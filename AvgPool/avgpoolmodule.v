==> flow/design.v <==
`timescale 1ns / 1ps
module avgpoolmodule(
	input Clock,
	input [31:0] Input_Value_1,
   input [31:0] Input_Value_2,
   input [31:0] Input_Value_3,
   input [31:0] Input_Value_4,
   output reg [31:0] Output_Value
   );
	initial begin
		Output_Value <= 0;
	end
	wire [31:0] Output;
	assign Output = Input_Value_1 + Input_Value_2 + Input_Value_3 + Input_Value_4;
	always @ (posedge Clock)
	begin
		Output_Value <= Output / 4;
	end
endmodule
== Step by step through the tools: avgpoolmodule ==
Tool output for the design above, in the order of the flow.
Line numbers count from 1 in the design file above.
Operators: Yosys type, input widths -> output width; for muxes data width and select width s.
Not given: --
Set-up
  top: avgpoolmodule
  clock input: Clock
  cell library: sky130hd
  timing corner: tt_025C_1v80

== After elaboration ==
Yosys after proc, flatten, opt, wreduce and memory -nomap, before mapping. Enables and synchronous resets that opt folds into registers are not counted as muxes. Memory bits, and registers merged into a memory's read port (data or address), are not among the register bits. Print and check cells are not counted. Equal cells are merged and count once.
Word-level totals
  output and inout bits: 32
  register bits after elaboration: 30
Cells by class
  $add $sub $neg: 3
Operators by type and width (count)
  $add 32x32->32: 3

== Logic depth ==
Depth = most cells in a row (Yosys ltp): at word level without a register or memory, in the mapped netlist without a sequential cell, where the memories' decode and read muxes count.
Depth
  depth in word-level cells: 3
  ABC_AREA: 0
  gate-level depth with buffers: 13
  mapped depth without buffers: 13

== Netlist ==
The flow's flattened synthesis, as Yosys stat reports it; memories are mapped. The netlist is that of the ABC_AREA named above (0 if unset); the other value can give another one.
Cells by type (count)
  sky130_fd_sc_hd__fa_1: 62
  sky130_fd_sc_hd__inv_1: 186
  sky130_fd_sc_hd__dfxtp_1: 30
  sky130_fd_sc_hd__ha_1: 29
  sky130_fd_sc_hd__xnor2_1: 22
  sky130_fd_sc_hd__a21oi_1: 29
  sky130_fd_sc_hd__a21o_1: 12
  sky130_fd_sc_hd__nand2_1: 19
  sky130_fd_sc_hd__xor2_1: 8
  sky130_fd_sc_hd__o21ai_0: 13
  sky130_fd_sc_hd__nor2_1: 14
  sky130_fd_sc_hd__and3_1: 6
  sky130_fd_sc_hd__o21a_1: 4
  sky130_fd_sc_hd__a211oi_2: 2
  sky130_fd_sc_hd__a221o_1: 2
  sky130_fd_sc_hd__mux2i_1: 2
  sky130_fd_sc_hd__nand3_1: 4
  sky130_fd_sc_hd__a31oi_1: 3
Not listed: further types 38, cells in them 52.
Synthesis totals
  standard cells after synthesis: 499
  synthesis area: 4167.7 µm²
  buffer cells: 7
  flip-flop cells: 30

== Worst setup path after synthesis ==
Path of least setup slack by OpenSTA after synthesis, without wires, with an ideal clock, recovery checks aside; 20% of the period is set as input and as output delay. Where synthesis merged equal registers, the netlist keeps one of their names.
Timing post-synthesis
  kind: in2reg
  start: input port Input_Value_1[1]
  end: register Output_Value[25]
  data required time: 6.108 ns
  delay of the path: 3.250 ns
  period: 6.23 ns
  setup slack: 1.734 ns
  data arrival time: 4.374 ns
  stages: 13
  synthesis period reached: 4.496 ns
"delay of the path" = arrival - input delay + setup time.
"stages" counts driving pins, that of a launching flip-flop among them; a cell with two outputs on the path counts twice.
"synthesis period reached" is the clock period less the worst setup slack; recovery checks do not enter. This is arithmetic on one report: input and output delays are still those of the set period (20% each).
Between the ends stands the longest chain of elaborated cells between them, by number of cells; it is not shown to be the way that was timed. Of several equally long chains one is given.
Each line given opens the expression or statement behind the cell; cells for indexed reads and writes are added by Yosys, which also makes memories of some case tables.
Between the ends, post-synthesis
  path through: sky130_fd_sc_hd__inv_1 sky130_fd_sc_hd__fa_1 sky130_fd_sc_hd__inv_1 sky130_fd_sc_hd__fa_1 sky130_fd_sc_hd__and3b_1 sky130_fd_sc_hd__fa_1 sky130_fd_sc_hd__a21o_2 sky130_fd_sc_hd__a221o_1 sky130_fd_sc_hd__a211oi_2 sky130_fd_sc_hd__o211ai_2 sky130_fd_sc_hd__and2_4 sky130_fd_sc_hd__nor4bb_1 sky130_fd_sc_hd__a311o_1
  cells in the longest elaborated chain: 3
  elaborated cells between the ends (all ways): 3
  source lines of those cells: 1
  classes of those cells: 3 x add/sub
Ends and longest elaborated chain, post-synthesis
  start: declaration: RTL line 4  | input [31:0] Input_Value_1,
  $add 32x32->32 (3 in a row): RTL line 14  | assign Output = Input_Value_1 + Input_Value_2 + Input_Value_3 + Input_Value_4;
  end: assignment: RTL line 17  | Output_Value <= Output / 4;
  end: declaration: RTL line 8  | output reg [31:0] Output_Value

Memo
Re: implementation data of avgpoolmodule

avgpoolmodule: 2 stored runs of the Yosys and OpenROAD flow on sky130hd. The settings differ; the order carries no meaning. The constraints put input and output delay at 20% of the set period each and load the outputs with 0.01 pF.

Run 1
==> flow/run.sh <==
#!/bin/bash
# the make line also repeats the synthesis and layout settings of config.mk as NAME=value (left out here)
make -C /OpenROAD-flow-scripts/flow DESIGN_CONFIG=/design/flow/config.mk WORK_HOME=/design/flow/orfs CLKGATE_MAP_FILE= finish
==> flow/config.mk <==
export PLATFORM = sky130hd
export DESIGN_NAME = avgpoolmodule
export DESIGN_NICKNAME = avgpoolmodule
export VERILOG_FILES = /design/flow/design.v
export SDC_FILE = /design/flow/constraint.sdc
export NUM_CORES = 4
export LEC_CHECK = 0
export CAP_MARGIN = 20
export CORE_MARGIN = 2
export CORE_UTILIZATION = 69
export CTS_CLUSTER_SIZE = 59
export GPL_ROUTABILITY_DRIVEN = 1
export PLACE_DENSITY_LB_ADDON = 0.18
export SETUP_SLACK_MARGIN = 0.4
export SLEW_MARGIN = 20
export TNS_END_PERCENT = 65
==> flow/constraint.sdc <==
create_clock -name core_clock -period 2.86 [get_ports {Clock}]
set_input_delay 0.5720 -clock core_clock [delete_from_list [all_inputs] [get_ports {Clock}]]
set_output_delay 0.5720 -clock core_clock [all_outputs]
set_load 0.01 [all_outputs]

==> results of run 1 <==
did not finish, placement stopped with FLW-0024

Run 2
==> flow/run.sh <==
#!/bin/bash
# the make line also repeats the synthesis and layout settings of config.mk as NAME=value (left out here)
make -C /OpenROAD-flow-scripts/flow DESIGN_CONFIG=/design/flow/config.mk WORK_HOME=/design/flow/orfs CLKGATE_MAP_FILE= finish
==> flow/config.mk <==
export PLATFORM = sky130hd
export DESIGN_NAME = avgpoolmodule
export DESIGN_NICKNAME = avgpoolmodule
export VERILOG_FILES = /design/flow/design.v
export SDC_FILE = /design/flow/constraint.sdc
export NUM_CORES = 4
export LEC_CHECK = 0
export CAP_MARGIN = 20
export CELL_PAD_IN_SITES_GLOBAL_PLACEMENT = 2
export CORE_MARGIN = 8
export CORE_UTILIZATION = 71
export CTS_CLUSTER_SIZE = 93
export GPL_TIMING_DRIVEN = 0
export PLACE_DENSITY_LB_ADDON = 0.1
export SETUP_SLACK_MARGIN = -0.34
export SLEW_MARGIN = 20
export TNS_END_PERCENT = 10
==> flow/constraint.sdc <==
create_clock -name core_clock -period 4.59 [get_ports {Clock}]
set_input_delay 0.9180 -clock core_clock [delete_from_list [all_inputs] [get_ports {Clock}]]
set_output_delay 0.9180 -clock core_clock [all_outputs]
set_load 0.01 [all_outputs]

==> results of run 2 <==
did not finish, placement stopped with FLW-0024
